==> flow/design.v <==
module Rx_FSM
(
	input clk, areset_n, en, reset,
	input R_bit, P_bit, counter_tick,
	output reg SIPO_en,
	output done, err, busy 
);
localparam [2:0] IDLE = 0,
		 START = 1,
		 DATA = 2,
		 STOP = 3,
		 DONE = 4,
		 ERR = 5;
reg [3:0] s_reg, s_next;
reg [2:0] n_reg, n_next;
reg [2:0] state_reg, state_next;
always @(posedge clk, negedge areset_n)
begin
	if(!areset_n)
	begin
		s_reg <= 4'b0000;
		n_reg <= 3'b000;
		state_reg <= IDLE;
	end
	else if(reset)
	begin
		s_reg <= 4'b0000;
		n_reg <= 3'b000;
		state_reg <= IDLE;
	end
	else if(en)
	begin
		s_reg <= s_next;
		n_reg <= n_next;
		state_reg <= state_next;
	end
	else
	begin
		s_reg <= s_reg;
		n_reg <= n_reg;
		state_reg <= state_reg;
	end
end
always @(*)
begin
SIPO_en = 0;
state_next = state_reg;
s_next = s_reg;
n_next = n_reg;
	case(state_reg)
		IDLE: if(R_bit)begin
				s_next = 0;
				state_next = START;
			end
			else
				state_next = IDLE;
		START: if(counter_tick)
			if(s_reg == 7)begin
				s_next = 0;
				n_next = 0;
				state_next = DATA;
			end
			else begin
				s_next = s_reg + 1;
				state_next = START;
			end
		DATA: if(counter_tick)
			if(s_reg == 15)begin
				SIPO_en = 1;
				s_next = 0;
				if(n_reg == 7)
					state_next = STOP;
				else begin
				n_next = n_reg + 1;
				state_next = DATA;
				end
			end
			else begin
				s_next = s_reg + 1;
				state_next = DATA;
			end
		STOP: if(counter_tick)
			if(s_reg == 15)
					if(P_bit)
						state_next = DONE;
					else
						state_next = ERR;
			else begin
				s_next = s_reg + 1;
				state_next = STOP;
			end
		else
			state_next = STOP;
		DONE: state_next = IDLE;
		ERR: state_next = IDLE;
		default: state_next = IDLE;
	endcase
end
assign done = (state_reg == DONE);
assign err = (state_reg == ERR);
assign busy = (state_reg != IDLE);
endmodule
module Rx_edge_detector
(
	input clk, areset_n,
	input rx,
	output n_edge, p_edge
);
localparam  s0 = 0, s1 = 1;
reg state_reg, state_next;
always @(posedge clk , negedge areset_n)
begin
	if(!areset_n)
		state_reg <= s0;
	else
		state_reg <= state_next;
end
always @(*)
begin
	case(state_reg)
		s0: state_next = rx? s1:s0;
		s1: state_next = rx? s1:s0;
		default: state_next = s0;
	endcase
end
assign n_edge = (state_reg == s1) & ~rx;
assign p_edge = (state_reg == 1);
endmodule
module SIPO_shift_register
(
	input clk, areset_n, en,
	input S_input,
	output [7:0] Q
);
reg [7:0] Q_reg, Q_next;
always @(posedge clk, negedge areset_n)
begin
	if(!areset_n)
		Q_reg <= 8'b0;
	else if(en)
		Q_reg <= Q_next;
	else
		Q_reg <= Q_reg;
end
always @(*)
begin
	Q_next = {S_input, Q_reg[7:1]};
end
assign Q = Q_reg;
endmodule
module baud_conuter
#(parameter Final_value_bits = 10)
(
	input clk, areset_n,
	input [Final_value_bits-1:0] Final_value,
	output done
);
reg [Final_value_bits-1:0] Q_reg, Q_next;
always @(posedge clk, negedge areset_n)
begin
	if(!areset_n)
		Q_reg <= {Final_value_bits{1'b0}};
	else
		Q_reg <= Q_next;
end
always @(*)
begin
	if(done)
		Q_next = {Final_value_bits{1'b0}};
	else
		Q_next = Q_reg + 1; 
end
assign done = (Q_reg == Final_value);
endmodule
module Tx_Mux
(
	input [9:0] frame,
	input [3:0] sel,
	output reg f
);
always @(*)
begin
	case(sel)
		4'b0000: f = frame[0];
		4'b0001: f = frame[1];
		4'b0010: f = frame[2];
		4'b0011: f = frame[3];
		4'b0100: f = frame[4];
		4'b0101: f = frame[5];
		4'b0110: f = frame[6];
		4'b0111: f = frame[7];
		4'b1000: f = frame[8];
		4'b1001: f = frame[9];
		default: f = frame[0];
	endcase
end
endmodule
module Tx_bit_select
(
	input clk, areset_n, tx_en, reset,
	input counter_tick,
	output reg [3:0] sel,
	output reg load, done,
	output busy 
);
localparam [2:0] IDLE = 0,
		 SELECT = 1;
reg [3:0] s_reg, s_next;
reg [3:0] n_reg, n_next;
reg state_reg, state_next; 
always @(posedge clk, negedge areset_n)
begin
	if(!areset_n)
	begin
		s_reg <= 4'b0000;
		n_reg <= 3'b000;
		state_reg <= IDLE;
	end
	else if(reset)
		begin
		s_reg <= 4'b0000;
		n_reg <= 3'b000;
		state_reg <= IDLE;
	end
	else
	begin
		s_reg <= s_next;
		n_reg <= n_next;
		state_reg <= state_next;
	end
end
always @(*)
begin
state_next = state_reg;
s_next = s_reg;
n_next = n_reg;
done = 1'b0;
	case(state_reg)
	IDLE: begin
		load = 1'b0;
		sel = 1'b0;
		if(tx_en)begin
			s_next = 0;
			n_next = 0;
			state_next = SELECT;
		end
		else
			state_next = IDLE;
	end
	SELECT:begin
		load = 1'b1;
		sel = n_reg;
		if(counter_tick)
			if(s_reg == 15)begin
				s_next = 0;
				if(n_reg == 9)begin
					done = 1'b1;
					state_next = IDLE;
				end
				else begin
					n_next = n_next + 1;
					state_next = SELECT;
				end
			end
			else begin
				s_next = s_reg + 1;
				state_next = SELECT;
			end
	end
	endcase
end
assign busy = (state_reg == SELECT);
endmodule
module Tx_frame
(
	input clk, areset_n,
	input [7:0] data,
	output [9:0] out_data
);
reg [9:0] Q_reg, Q_next;
always @(posedge clk, negedge areset_n)
begin
	if(!areset_n)
		Q_reg <= 10'b1111111111;
	else
		Q_reg <= Q_next;
end
always @(*)
begin
	Q_next = {1'b1,data[7:0],1'b0};
end
assign out_data = Q_reg;
endmodule
module UART
(
	input clk, arst_n, rst,
	input [7:0] data,
	input uart_en,
	output [7:0] received_data,
	output TX_busy,
	output TX_done,
	output RX_busy,
	output RX_done,
	output RX_error
);
wire TX;
UART_TX transmiter 
(
	.clk(clk),
	.arst_n(arst_n),
	.rst(rst),
	.tx_en(uart_en),
	.data(data),
	.tx(TX),
	.done(TX_done),
	.busy(TX_busy)
);
UART_RX receiver
(
	.clk(clk),
	.arst_n(arst_n),
	.rst(rst),
	.RX(TX),
	.rx_en(uart_en),
	.done(RX_done),
	.err(RX_error),
	.busy(RX_busy),
	.data(received_data)
);
endmodule
module UART_RX
(
	input clk, arst_n, rst,
	input RX, rx_en,
	output done, err, busy,
	output [7:0] data
);
wire tick, start_bit, stop_bit, SIPO_en;
baud_conuter Timer 
(
	.clk(clk),
	.areset_n(arst_n),
	.Final_value(650),
	.done(tick)
);
Rx_edge_detector edge_detector
(
	.clk(clk),
	.areset_n(arst_n),
	.rx(RX),
	.n_edge(start_bit),
	.p_edge(stop_bit)
);
Rx_FSM FSM
(
	.clk(clk),
	.areset_n(arst_n),
	.reset(rst),
	.en(rx_en),
	.R_bit(start_bit),
	.P_bit(stop_bit),
	.counter_tick(tick),
	.SIPO_en(SIPO_en),
	.err(err),
	.busy(busy),
	.done(done)
);
SIPO_shift_register SIPO
(
	.clk(clk),
	.areset_n(arst_n),
	.en(SIPO_en),
	.S_input(RX),
	.Q(data)	
);
endmodule
module UART_TX
(
	input clk, arst_n, tx_en, rst,
	input [7:0] data,
	output tx, done, busy
);
wire tick, load ;
wire [9:0] mux_in;
wire [3:0] sel;
Tx_bit_select bit_select
(
	.clk(clk),
	.areset_n(arst_n),
	.reset(rst),
	.tx_en(tx_en),
	.counter_tick(tick),
	.sel(sel),
	.load(load),
	.done(done),
	.busy(busy)
);
Tx_frame frame
(
	.clk(clk),
	.areset_n(load),
	.data(data),
	.out_data(mux_in)
);
baud_conuter counter
(
	.clk(clk),	
	.areset_n(arst_n),
	.Final_value(650),
	.done(tick)
);
Tx_Mux MUX
(
	.frame(mux_in),
	.sel(sel),
	.f(tx)
);
endmodule
# == Tool chain data of UART ==
# The steps from the RTL of UART to its reports follow in flow order.
# Line numbers count from 1 in the design file above.
# Operators carry their Yosys type and port widths (W data, S select, Z words).
# Cell names lack the library's common part.
# The mark -- stands for no value.
# design
top,UART
clock_port,clk
cell_library,sky130hd
pvt_corner,tt_025C_1v80

# == Word level ==
# Source: Yosys, flattened and elaborated, memories not mapped. Widths are those after wreduce. Registers that Yosys merges into a memory's read port (data or address) are not register bits. Print and check cells do not count. Equal cells are merged and count once.
# word_totals
register_bits,57
input_bits,12
wordCells,122
# classes
n_addsub,6
eq_ne,33
muxes,59
n_logic,3
reduce_logical,10
# op_table
cell,n
$mux W4,17
$mux W3,13
$pmux W4 S2,3
$ne A3 B3 Y1 const B,7
$add A10 B1 Y10 const B,2
$eq A10 B10 Y1 const B,2
$eq A4 B3 Y1 const B,5
$eq A4 B4 Y1 const B,5
$mux W10,2
$pmux W4 S4,1
$mux W1,16
$ne A3 B2 Y1 const B,5
$reduce_and A7 Y1,2
$add A4 B1 Y4 const B,3
$pmux W3 S4,1
$eq A3 B3 Y1 const B,3
$pmux W1 S9,1
$eq A4 B2 Y1 const B,2
$eq A3 B2 Y1 const B,2
$reduce_bool A3 Y1,2
$pmux W3 S2,1
$pmux W1 S2,3
$reduce_bool A5 Y1,1
$eq A4 B1 Y1 const B,1
$reduce_and A4 Y1,1
$add A3 B1 Y3 const B,1
$eq A3 B1 Y1 const B,1
$logic_not A3 Y1,1
# Other operator kinds: 6; their cells: 7.

# == Depth ==
# Depth = most cells in a row (Yosys ltp): at word level without a register or memory, in the mapped netlist without a sequential cell, where the memories' decode and read muxes count.
# depth
word_depth,10
abc_area,0
ltp_mapped,9
depth_no_buf,8

# == Netlist ==
# Source: synth_stat.txt of the flow (Yosys; design flattened, memories mapped). It holds for the ABC_AREA given above (unset counts as 0); a run with the other value may have another netlist.
# mapped
stdcells,278
area_um2,2927.8
sequential_area_um2,1437.6
ff_cells,57
n_buf,11
# by_type
cell,n,area_total_um2
dfrtp_1,48,1.2E+03
dfstp_2,9,236.477
ha_1,10,125.12
nor2_1,29,108.854
mux2_2,9,101.347
xnor2_1,11,96.342
nand2_1,25,93.84
nand3_1,17,85.082
xor2_1,8,70.067
a21oi_1,10,50.048
nor3_1,9,45.043
nand4b_1,5,43.792
mux2i_1,4,40.038
o21ai_0,8,40.038
and3_1,4,25.024
buf_6,2,22.522
inv_1,6,22.522
mux4_2,1,22.522
# Not listed: further types 40, cells in them 63.
# By module: a second synthesis without flattening, with its own total; a netlist apart from the flattened one above.
# hier_totals
hier_cells,318
area_unflattened_um2,3290.7
# Rows give one instance, submodules left out.
# by_module
mod,n_inst,n_cells,area_um2,seq_area_um2
baud_conuter,2,53,549.3,250.2
Rx_FSM,1,96,862.1,250.2
Tx_bit_select,1,63,573.0,225.2
SIPO_shift_register,1,17,331.6,200.2
Tx_frame,1,12,251.5,236.5
Tx_Mux,1,18,120.1,0.0
Rx_edge_detector,1,2,38.8,25.0
UART_RX,1,2,7.5,0.0
UART_TX,1,2,7.5,0.0
UART,1,0,0.0,0.0

# == Timing after synthesis ==
# Source: OpenSTA report_checks on the synthesized netlist (no wires, ideal clock, input and output delay 20% of the period each), path of least setup slack; recovery checks are left aside. Register names are those of the netlist, which keeps one name where synthesis merged equal registers.
# synth_timing
path_type,flip-flop to output port
start,reg transmiter.counter.Q_reg[6]
end,out TX_done
tclk_ns,2.27
t_arrival_ns,1.608
slack_ns,0.208
path_delay_ns,1.608
stages,6
synth_period_reached_ns,2.062
# "path_delay_ns" is the arrival time less input delay plus setup time.
# At an output port there is no setup time.
# "stages" counts driving pins, that of a launching flip-flop among them; a cell with two outputs on the path counts twice.
# "synth_period_reached_ns" is the clock period less the worst setup slack; recovery checks do not enter. This is arithmetic on one report: input and output delays are still those of the set period (20% each).
# The rows between start and end are the longest chain of elaborated cells between them; the timing report does not say that the signal goes this way. Where chains are equally long, one stands for them.
# Each line given opens the expression or statement behind the cell; cells for indexed reads and writes are added by Yosys, which also makes memories of some case tables.
# synth_via
cell_sequence,dfrtp_1 -> or3b_1 -> nor4_1 -> buf_2 -> inv_1 -> nor3_1
elab_chain_len,3
# synth_rtl
element,line,rtl
from (decl),158,"reg [Final_value_bits-1:0] Q_reg, Q_next;"
from (assign),162,Q_reg <= {Final_value_bits{1'b0}};
from (assign),164,Q_reg <= Q_next;
$eq A10 B10 Y1,173,assign done = (Q_reg == Final_value);
$mux W1,253,if(counter_tick)
$pmux W1 S2,238,case(state_reg)
to (decl),301,"output TX_done,"

# == Path in the finished layout ==
# From the final timing report of entry A: the path of least setup slack in the routed layout; clock arrival at registers is part of the times.
# layout_timing
path_type,flip-flop to output port
start,reg transmiter.counter.Q_reg[0]
end,out TX_done
tclk_ns,3.66
t_arrival_ns,1.96
slack_ns,0.97
stages,8
# The rows between start and end are the longest chain of elaborated cells between them; the timing report does not say that the signal goes this way. Where chains are equally long, one stands for them.
# layout_via
cell_sequence,dfrtp_1 -> inv_1 -> ha_1 -> nand4b_1 -> nor4_2 -> inv_1 -> nor3_2 -> dlygate4sd2_1
elab_chain_len,3
# layout_rtl
element,line,rtl
from (decl),158,"reg [Final_value_bits-1:0] Q_reg, Q_next;"
from (assign),162,Q_reg <= {Final_value_bits{1'b0}};
from (assign),164,Q_reg <= Q_next;
$eq A10 B10 Y1,173,assign done = (Q_reg == Final_value);
$mux W1,253,if(counter_tick)
$pmux W1 S2,238,case(state_reg)
to (decl),301,"output TX_done,"

# UART through Yosys and OpenROAD on sky130hd: 2 stored runs, unordered, with their settings and measured results. The constraints put input and output delay at 20% of the set period each and load the outputs with 0.01 pF.
# By "achievedPeriod_ns" is meant the clock period of the run minus its worst setup slack. This is arithmetic on one report: input and output delays are still those of the set period (20% each).
# "worst_setup_path_time_ns" = time allowed to the worst setup path (clock period - input delay - output delay, where it has them) - its slack; a late launch clock adds to it, a late capture clock takes from it.
# "design_power_mw" is the tool's figure for a default switching activity; nothing was simulated.
# A setting shown as . is not set for that run.
stored run,period_ns,CORE_UTILIZATION,SETUP_SLACK_MARGIN,PLACE_DENSITY_LB_ADDON,CORE_MARGIN,CELL_PAD_IN_SITES_GLOBAL_PLACEMENT,ABC_AREA,GPL_ROUTABILITY_DRIVEN,CAP_MARGIN,SLEW_MARGIN,CORE_ASPECT_RATIO,CELL_PAD_IN_SITES_DETAIL_PLACEMENT,MIN_ROUTING_LAYER,synthesis_area_um2,die_area_um2,stdcell_area_um2,final_util_frac,ws_setup_ns,setup_tns_ns,design_power_mw,achievedPeriod_ns,worst_setup_path_time_ns,worst_setup_path_type
entry A,3.66,38,0.78,0.3,8,0,0,1,30,5,.,.,.,2927.8,10769.3,3468.3,0.456,0.972,0.000,1.295,2.688,1.96,flip-flop to output port
entry B,2.73,27,0.61,0.25,3,.,0,.,30,20,0.5,2,met2,2927.8,12205.3,3779.9,0.364,0.337,0.000,2.007,2.393,1.85,flip-flop to output port
